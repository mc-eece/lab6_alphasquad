==> flow/design.v <==
module clock_divider #(parameter CLOCKFREQ = 50000000)(
	input clk,
	output reg s,		 
	output reg t,		 
	output reg h,		 
	output reg m		 
	);
	integer millicount = 0;
	integer hundredcount = 0;
	integer tencount = 0;
	integer secondcount = 0;
	always @ (posedge clk)
	begin
		if (millicount == (CLOCKFREQ / 2000 - 1))
		begin
			millicount <= 0;
			m <= ~m;
		end
		else
			millicount <= millicount + 1;
	end
	always @ (posedge clk)
	begin
		if (hundredcount == (CLOCKFREQ / 200 - 1))
		begin
			hundredcount <= 0;
			h <= ~h;
		end
		else
			hundredcount <= hundredcount + 1;
	end
	always @ (posedge clk)
	begin
		if (tencount == (CLOCKFREQ / 20 - 1))
		begin
			tencount <= 0;
			t <= ~t;
		end
		else
			tencount <= tencount + 1;
	end
	always @ (posedge clk)
	begin
		if (secondcount == (CLOCKFREQ / 2 - 1))
		begin
			secondcount <= 0;
			s <= ~s;
		end
		else
			secondcount <= secondcount + 1;
	end
endmodule
---- From RTL to reports: clock_divider ----
What the tools print for clock_divider, step after step.
Lines are those of the file above, counted from 1.
A cell with -- has no value.
design
  design top .............................. clock_divider
  clock port .............................. clk
  standard-cell library ................... sky130hd
  library corner .......................... tt_025C_1v80

---- After elaboration ----
Source: Yosys, flattened and elaborated, memories not mapped. Widths are those after wreduce; folded enables and synchronous resets count as part of the registers. Registers that Yosys merges into a memory's read port (data or address) are not register bits. Print and check cells do not count. Equal cells are merged and count once.
bit counts
  register bits ........................... 132
  bits of input ports ..................... 1
  word-level cells ........................ 20
operators by class
  equality and inequality tests ........... 4
  $add $sub $neg .......................... 4
  bitwise gates (word level) .............. 4
operators by type and width
  operator                                                    count
  32-bit by 2-bit adder with 32-bit output with constant B    4
  32-bit by 16-bit == test with 1-bit output with constant B  1
  32-bit by 19-bit == test with 1-bit output with constant B  1
  32-bit by 23-bit == test with 1-bit output with constant B  1
  32-bit by 26-bit == test with 1-bit output with constant B  1
  1-bit NOT                                                   4

---- Logic depth ----
Longest topological path by Yosys (ltp), each cell counted once; first at word level (registers and memories cut), then after technology mapping (sequential cells cut; the memories' decode and read muxes count).
logic depth
  depth after elaboration ................. 1
  ABC_AREA ................................ 0
  depth in mapped cells ................... 7

---- Synthesis result ----
Source: synth_stat.txt of the flow (Yosys; design flattened, memories mapped). It holds for the ABC_AREA given above (unset counts as 0); a run with the other value may have another netlist.
synthesis totals
  buffers ................................. 7
  mapped flip-flops ....................... 132
  standard cells after synthesis .......... 570
  chip area (Yosys) ....................... 0.0054352 mm²
cell types
  cell                       count  total area (µm²)
  sky130_fd_sc_hd__dfxtp_1   128    2.56E+03
  sky130_fd_sc_hd__xnor2_1   68     595.571
  sky130_fd_sc_hd__xor2_1    48     420.403
  sky130_fd_sc_hd__nor2_1    72     270.259
  sky130_fd_sc_hd__nand3_1   53     265.254
  sky130_fd_sc_hd__nand4_1   29     181.424
  sky130_fd_sc_hd__nand2_1   47     176.419
  sky130_fd_sc_hd__and3_1    28     175.168
  sky130_fd_sc_hd__edfxtp_1  4      120.115
  sky130_fd_sc_hd__nor4_1    16     100.096
  sky130_fd_sc_hd__and4_1    7      61.309
  sky130_fd_sc_hd__nor3_1    12     60.058
  sky130_fd_sc_hd__ha_1      4      50.048
  sky130_fd_sc_hd__nor4_4    2      42.541
  sky130_fd_sc_hd__inv_1     10     37.536
  sky130_fd_sc_hd__nor2b_1   6      37.536
  sky130_fd_sc_hd__nor4b_1   4      35.034
  sky130_fd_sc_hd__or4_1     4      30.029
Not listed: further types 20, cells in them 28.

---- Path before layout ----
OpenSTA on the mapped netlist: ideal clock, no wires. The path of least setup slack (recovery checks aside). Input and output delay are each 20% of the period. Register names are those of the netlist, which keeps one name where synthesis merged equal registers.
timing post-synthesis
  path kind ............................... reg2reg
  start point ............................. register secondcount[15]
  end point ............................... register s
  delay of the path ....................... 1,922 ps
  data arrival time ....................... 1,625 ps
  launch time at the first pin ............ 0 ps
  path slack .............................. 1,247 ps
  clock period ............................ 3,170 ps
  stages .................................. 6
  synthesis period reached ................ 1,923 ps
"delay of the path" = arrival - input delay + setup time.
"stages": output pins that drive a net of the path, with the launching flip-flop's if there is one; two outputs of one cell count as two.
"synthesis period reached" is the clock period less the worst setup slack; recovery checks do not enter. This is arithmetic on one report: input and output delays are still those of the set period (20% each).
Between the ends stands the longest chain of elaborated cells between them, by number of cells; it is not shown to be the way that was timed. Of several equally long chains one is given.
A line is the first line of the expression or statement that the cell stems from. Yosys adds cells for indexed reads and writes and turns some case tables into memories.
between the ends, post-synthesis
  cells stage by stage .................... sky130_fd_sc_hd__dfxtp_1 > sky130_fd_sc_hd__or4b_2 > sky130_fd_sc_hd__nor3b_1 > sky130_fd_sc_hd__and4_1 > sky130_fd_sc_hd__buf_2 > sky130_fd_sc_hd__buf_4
  cells in the longest elaborated chain ... 1
ends and longest elaborated chain, post-synthesis
  item                                        line  source
  start, declared                             11    integer secondcount = 0;
  start, assigned                             46    secondcount <= 0;
  start, assigned                             50    secondcount <= secondcount + 1;
  32-bit by 26-bit == test with 1-bit output  44    if (secondcount == (CLOCKFREQ / 2 - 1))
  end, assigned                               47    s <= ~s;
  end, declared                               3     output reg s,

---- Timing after layout ----
From the final timing report of record 1: the path of least setup slack in the routed layout; clock arrival at registers is part of the times.
The report prints the path's times to 10 ps; the period is as set.
timing post-layout
  path kind ............................... reg2reg
  start point ............................. register millicount[10]
  end point ............................... register millicount[29]
  data arrival time ....................... 2,220 ps
  launch time at the first pin ............ 410 ps
  stages .................................. 6
  path slack .............................. 240 ps
  clock period ............................ 2,160 ps
Between the ends stands the longest chain of elaborated cells between them, by number of cells; it is not shown to be the way that was timed. Of several equally long chains one is given.
between the ends, post-layout
  cells stage by stage .................... sky130_fd_sc_hd__dfxtp_1 > sky130_fd_sc_hd__nand3_2 > sky130_fd_sc_hd__or4_4 > sky130_fd_sc_hd__nor4_4 > sky130_fd_sc_hd__nand3_1 > sky130_fd_sc_hd__xnor2_1
  cells in the longest elaborated chain ... 1
ends and longest elaborated chain, post-layout
  item                                      line  source
  start, declared                           8     integer millicount = 0;
  start, assigned                           16    millicount <= 0;
  start, assigned                           20    millicount <= millicount + 1;
  32-bit by 2-bit adder with 32-bit output  20
  end, assigned                             16
  end, assigned                             20
  end, declared                             8

Ticket comment

Design clock_divider on sky130hd. What follows are 2 stored runs of the flow, each under its own settings; their order means nothing. The constraints put input and output delay at 20% of the set period each and load the outputs with 0.01 pF.
By "period reached" is meant the clock period of the run minus its worst setup slack. This is arithmetic on one report: input and output delays are still those of the set period (20% each).
"critical setup path time" = time allowed to the worst setup path (clock period - input delay - output delay, where it has them) - its slack; a late launch clock adds to it, a late capture clock takes from it.
"total design power" is the tool's figure for a default switching activity; nothing was simulated.
"critical setup path time" is given in steps of 10 ps.

---- record 1 ----
settings
  period_ns = 2.16
  CAP_MARGIN = 20
  CORE_MARGIN = 2
  CORE_UTILIZATION = 40
  SLEW_MARGIN = 20
results
  total design power ...................... 0.005307 W
  standard-cell area after routing ........ 0.0063661 mm²
  period reached .......................... 1,917 ps
  setup slack of the critical path ........ 243 ps
  chip area in the Yosys report ........... 0.0054352 mm²
  summed negative setup slack ............. 0 ps
  area of the die ......................... 0.0145359 mm²
  worst hold slack ........................ 447 ps
  post-route utilization .................. 48.1%
  critical setup path time ................ 1,920 ps
  class of the worst setup path ........... reg2reg

---- record 2 ----
settings
  period_ns = 1.77
  CORE_UTILIZATION = 45
  PLACE_DENSITY = 0.44
  GPL_ROUTABILITY_DRIVEN = 1
  CTS_CLUSTER_SIZE = 41
  CTS_CLUSTER_DIAMETER = 372
  CAP_MARGIN = 5
  SLEW_MARGIN = 35
  CORE_MARGIN = 2
results
  total design power ...................... 0.006274 W
  standard-cell area after routing ........ 0.0070956 mm²
  period reached .......................... 1,787 ps
  setup slack of the critical path ........ -17 ps
  chip area in the Yosys report ........... 0.0054352 mm²
  summed negative setup slack ............. -24 ps
  area of the die ......................... 0.0129732 mm²
  worst hold slack ........................ 445 ps
  post-route utilization .................. 59.6%
  critical setup path time ................ 1,790 ps
  class of the worst setup path ........... reg2reg
